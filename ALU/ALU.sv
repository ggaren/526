==> flow/design.v <==
`timescale 1ns/100ps
module ALU(CLK, EN, OE, OPCODE, A, B, ALU_OUT, CF, OF, SF, ZF);
  parameter WIDTH = 8;
  output reg [ WIDTH-1 : 0] ALU_OUT;
  output reg CF, OF, SF, ZF;
  input [3:0] OPCODE;
  input [ WIDTH-1 : 0] A, B;
  input reg CLK, EN, OE;
  reg [ WIDTH-1 : 0] temp;
  localparam ADDalu = 4'b0010,
             SUBalu = 4'b0011,
             ANDalu = 4'b0100,
             ORalu  = 4'b0101,
             XORalu = 4'b0110,
             NOTalu = 4'b0111;
always @(OE, temp) ALU_OUT = (OE) ? temp : 8'bz;
always @(posedge CLK) begin
  if(EN) begin
    case (OPCODE)
      ADDalu: begin
       temp = A + B;
        if (A+B> 2**WIDTH -1) CF=1;
        else CF=0;
        if (temp[WIDTH-1]==1) SF=1;
        else SF=0;
        if(temp==0) ZF=1;
        else ZF=0;
        if(A>0 && B>0 && temp<0) OF=1;
        else if (A<0 && B<0 && temp>0) OF=1;
        else OF=0;
      end
      SUBalu: begin
       temp = A - B;
        if (A<B) CF=1;
        else CF=0;
        if (temp[WIDTH-1]==1) SF=1;
        else SF=0;
        if(temp==0) ZF=1;
        else ZF=0;
        if(A>0 && B>0 && temp<0) OF=1;
        else if (A<0 && B<0 && temp>0) OF=1;
        else OF=0;
      end
      ANDalu: begin
       temp = A&B;
        if(temp[WIDTH-1]==1) SF=1;
        else SF=0;
        if(temp==0) ZF=1;
        else ZF=0;
      end
      ORalu: begin
       temp = A|B;
        if(temp[WIDTH-1]==1) SF=1;
        else SF=0;
        if(temp==0) ZF=1;
        else ZF=0;
      end
      XORalu: begin
       temp = A^B;
        if(temp[WIDTH-1]==1) SF=1;
        else SF=0;
        if(temp==0) ZF=1;
        else ZF=0;
      end
      NOTalu: begin
       temp = ~A;
        if(temp[WIDTH-1]==1) SF=1;
        else SF=0;
        if(temp==0) ZF=1;
        else ZF=0;
      end
      default: temp = 1'bx;
    endcase
  end
end
endmodule
== Step by step through the tools: ALU ==
Tool output for the design above, in the order of the flow.
Line numbers count from 1 in the design file above.
Operators carry their Yosys type and port widths (W data, S select, Z words).
The mark n/a stands for no value.
Set-up
  top: ALU
  clock input: CLK
  standard-cell library: sky130hd
  timing corner: tt_025C_1v80

== After elaboration ==
Source: Yosys, flattened and elaborated, memories not mapped. Widths are those after wreduce. Registers that Yosys merges into a memory's read port (data or address) are not register bits. Print and check cells do not count.
Operators by class
  add/subtract/negate cells: 3
  order comparisons: 10
  equal/unequal tests: 6
  mux-type cells: 24
  bitwise logic cells: 4
  reductions and logical operators: 16
Operators by type and width (number)
  $logic_not A8 Y1: 6
  $pmux W8 S6: 1
  $gt A8 B1 Y1 const B: 4
  $lt A8 B1 Y1 const B: 4
  $mux W1: 18
  $eq A4 B3 Y1 const B: 4
  $pmux W1 S6: 2
  $add A8 B8 Y9: 1
  $gt A9 B8 Y1 const B: 1
  $eq A4 B2 Y1 const B: 2
  $add A8 B8 Y8: 1
  $sub A8 B8 Y8: 1
  $lt A8 B8 Y1: 1
  $and A8 B8 Y8: 1
  $or A8 B8 Y8: 1
  $xor A8 B8 Y8: 1
  $not A8 Y8: 1
  $mux W8: 1
  $logic_and A1 B1 Y1: 6
  $reduce_bool A6 Y1: 1
  $reduce_and A2 Y1: 2
  $pmux W1 S2: 2
  $reduce_bool A2 Y1: 1
Bit counts
  register bits after elaboration: 12
  input port bits: 23
  output and inout port bits: 12
  cells after elaboration: 68

== Logic depth ==
Depth = most cells in a row (Yosys ltp): at word level without a register or memory, in the mapped netlist without a sequential cell, where the memories' decode and read muxes count.
Depth
  word-level depth: 6
  ABC_AREA: 0
  mapped depth: 9

== Netlist ==
Source: synth_stat.txt of the flow (Yosys; design flattened, memories mapped). It holds for the ABC_AREA given above (unset counts as 0); a run with the other value may have another netlist.
Cells by type
  sky130_fd_sc_hd__edfxtp_1: number 11, area in all 330.317 um2
  sky130_fd_sc_hd__ha_1: number 24, area in all 300.288 um2
  sky130_fd_sc_hd__inv_1: number 28, area in all 105.101 um2
  sky130_fd_sc_hd__a21oi_1: number 19, area in all 95.091 um2
  sky130_fd_sc_hd__xnor2_1: number 10, area in all 87.584 um2
  sky130_fd_sc_hd__nor2_1: number 19, area in all 71.318 um2
  sky130_fd_sc_hd__mux4_2: number 3, area in all 67.565 um2
  sky130_fd_sc_hd__a211oi_1: number 7, area in all 52.55 um2
  sky130_fd_sc_hd__o21ai_0: number 9, area in all 45.043 um2
  sky130_fd_sc_hd__nor4_1: number 7, area in all 43.792 um2
  sky130_fd_sc_hd__o22ai_1: number 7, area in all 43.792 um2
  sky130_fd_sc_hd__fa_1: number 2, area in all 40.038 um2
  sky130_fd_sc_hd__buf_6: number 3, area in all 33.782 um2
  sky130_fd_sc_hd__clkbuf_8: number 2, area in all 27.526 um2
  sky130_fd_sc_hd__clkbuf_1: number 7, area in all 26.275 um2
  sky130_fd_sc_hd__nand2_1: number 7, area in all 26.275 um2
  sky130_fd_sc_hd__o32ai_1: number 3, area in all 26.275 um2
  sky130_fd_sc_hd__nand2b_1: number 4, area in all 25.024 um2
Other cell types: 37; their cells: 54.
Synthesis totals
  cells in the netlist: 226
  cell area after synthesis: 1888.1 um2
  flip-flop cells: 11
  buffer cells: 14

== Worst setup path after synthesis ==
Source: OpenSTA report_checks on the synthesized netlist (no wires, ideal clock, input and output delay 20% of the period each), path of least setup slack; recovery checks are left aside. Register names are those of the netlist, which keeps one name where synthesis merged equal registers.
Timing after synthesis
  kind: input-to-reg
  start: input A[0]
  end: register ZF
  clock period: 3.39 ns
  library setup time: 0.267 ns
  launch time at the first pin: 0.678 ns
  arrival time: 2.394 ns
  setup slack: 0.730 ns
  path delay: 1.983 ns
  stages on the path: 9
  synthesis period reached: 2.66 ns
"path delay" = arrival - input delay + setup time.
"stages on the path": output pins that drive a net of the path, with the launching flip-flop's if there is one; two outputs of one cell count as two.
"synthesis period reached" is the clock period less the worst setup slack; recovery checks do not enter. This is arithmetic on one report: input and output delays are still those of the set period (20% each).
Between the ends stands the longest chain of elaborated cells between them, by number of cells; it is not shown to be the way that was timed. Of several equally long chains one is given.
A line is the first line of the expression or statement that the cell stems from. Yosys adds cells for indexed reads and writes and turns some case tables into memories.
A register here has more assigning lines than the two given.
Between the ends, after synthesis
  path through: sky130_fd_sc_hd__ha_1 > sky130_fd_sc_hd__inv_1 > sky130_fd_sc_hd__fa_1 > sky130_fd_sc_hd__nand2b_1 > sky130_fd_sc_hd__a211oi_1 > sky130_fd_sc_hd__o32ai_1 > sky130_fd_sc_hd__or2_2 > sky130_fd_sc_hd__a41oi_1 > sky130_fd_sc_hd__o41ai_2
  length of the longest elaborated chain: 4
RTL lines, path after synthesis
  start: declaration: RTL line 7  | input [ WIDTH-1 : 0] A, B;
  $sub A8 B8 Y8: RTL line 33  | temp = A - B;
  $logic_not A8 Y1: RTL line 38  | if(temp==0) ZF=1;
  $mux W1: RTL line 38
  $pmux W1 S6: RTL line 19  | case (OPCODE)
  end: assignment: RTL line 26  | if(temp==0) ZF=1;
  end: assignment: RTL line 27  | else ZF=0;
  end: declaration: RTL line 5  | output reg CF, OF, SF, ZF;

== Worst path after layout ==
From the final timing report of job 1: the path of least setup slack in the routed layout; clock arrival at registers is part of the times.
Timing post-layout
  kind: input-to-reg
  start: input A[0]
  end: register ZF
  clock period: 3.73 ns
  library setup time: 0.26 ns
  launch time at the first pin: 0.75 ns
  arrival time: 3.25 ns
  setup slack: 0.46 ns
  stages on the path: 10
Between the ends stands the longest chain of elaborated cells between them, by number of cells; it is not shown to be the way that was timed. Of several equally long chains one is given.
A register here has more assigning lines than the two given.
Between the ends, post-layout
  path through: sky130_fd_sc_hd__clkdlybuf4s50_1 > sky130_fd_sc_hd__ha_1 > sky130_fd_sc_hd__inv_1 > sky130_fd_sc_hd__fa_1 > sky130_fd_sc_hd__nand2b_1 > sky130_fd_sc_hd__a211oi_1 > sky130_fd_sc_hd__o32ai_1 > sky130_fd_sc_hd__or2_2 > sky130_fd_sc_hd__a41oi_1 > sky130_fd_sc_hd__o41ai_2
  length of the longest elaborated chain: 4
RTL lines, path post-layout
  start: declaration: RTL line 7  | input [ WIDTH-1 : 0] A, B;
  $sub A8 B8 Y8: RTL line 33  | temp = A - B;
  $logic_not A8 Y1: RTL line 38  | if(temp==0) ZF=1;
  $mux W1: RTL line 38
  $pmux W1 S6: RTL line 19  | case (OPCODE)
  end: assignment: RTL line 26  | if(temp==0) ZF=1;
  end: assignment: RTL line 27  | else ZF=0;
  end: declaration: RTL line 5  | output reg CF, OF, SF, ZF;

Below are 2 stored runs of the flow (Yosys, OpenROAD; platform sky130hd) on ALU, each with its settings and what was measured, unordered. Constraints: input delay and output delay 20% of the set period each, output load 0.01 pF.
"worst setup path time (ns)": the worst setup path's part of the clock period (all of it between registers, 20% less for each end at a port) less its slack. A launch clock that arrives late makes it longer, a capture clock that arrives late makes it shorter.
"finish__power__total" rests on the timing tool's default activity at the inputs, not on a simulated workload.

Flow files of job 1
==> flow/run.sh <==
#!/bin/bash
# the make line also repeats the synthesis and layout settings of config.mk as NAME=value (left out here)
make -C /OpenROAD-flow-scripts/flow DESIGN_CONFIG=/design/flow/config.mk WORK_HOME=/design/flow/orfs CLKGATE_MAP_FILE= finish
==> flow/config.mk <==
export PLATFORM = sky130hd
export DESIGN_NAME = ALU
export DESIGN_NICKNAME = ALU
export VERILOG_FILES = /design/flow/design.v
export SDC_FILE = /design/flow/constraint.sdc
export NUM_CORES = 4
export LEC_CHECK = 0
export ABC_AREA = 0
export CAP_MARGIN = 0
export CELL_PAD_IN_SITES_GLOBAL_PLACEMENT = 2
export CORE_MARGIN = 2
export CORE_UTILIZATION = 42
export GPL_ROUTABILITY_DRIVEN = 1
export MIN_ROUTING_LAYER = met2
export PLACE_DENSITY_LB_ADDON = 0.22
export SETUP_SLACK_MARGIN = 0.17
export SLEW_MARGIN = 20
==> flow/constraint.sdc <==
create_clock -name core_clock -period 3.73 [get_ports {CLK}]
set_input_delay 0.7460 -clock core_clock [delete_from_list [all_inputs] [get_ports {CLK}]]
set_output_delay 0.7460 -clock core_clock [all_outputs]
set_load 0.01 [all_outputs]

report of job 1
yosys chip area after synthesis (um^2): 1888.1
finish__design__die__area: 5047.4
finish__design__instance__utilization: 0.5164
finish__timing__setup__ws: 0.465
finish__power__total: 5.687e-04
worst setup path time (ns): 2.52
worst setup path kind: input-to-reg

Flow files of job 2
==> flow/run.sh <==
#!/bin/bash
# the make line also repeats the synthesis and layout settings of config.mk as NAME=value (left out here)
make -C /OpenROAD-flow-scripts/flow DESIGN_CONFIG=/design/flow/config.mk WORK_HOME=/design/flow/orfs CLKGATE_MAP_FILE= finish
==> flow/config.mk <==
export PLATFORM = sky130hd
export DESIGN_NAME = ALU
export DESIGN_NICKNAME = ALU
export VERILOG_FILES = /design/flow/design.v
export SDC_FILE = /design/flow/constraint.sdc
export NUM_CORES = 4
export LEC_CHECK = 0
export ABC_AREA = 0
export CAP_MARGIN = 30
export CELL_PAD_IN_SITES_DETAIL_PLACEMENT = 2
export CORE_ASPECT_RATIO = 0.58
export CORE_MARGIN = 2
export CORE_UTILIZATION = 49
export CTS_CLUSTER_DIAMETER = 311
export GPL_TIMING_DRIVEN = 1
export MIN_ROUTING_LAYER = met1
export PLACE_DENSITY_LB_ADDON = 0.23
export SLEW_MARGIN = 20
==> flow/constraint.sdc <==
create_clock -name core_clock -period 2.59 [get_ports {CLK}]
set_input_delay 0.5180 -clock core_clock [delete_from_list [all_inputs] [get_ports {CLK}]]
set_output_delay 0.5180 -clock core_clock [all_outputs]
set_load 0.01 [all_outputs]

report of job 2: did not finish, place, DPL-0033
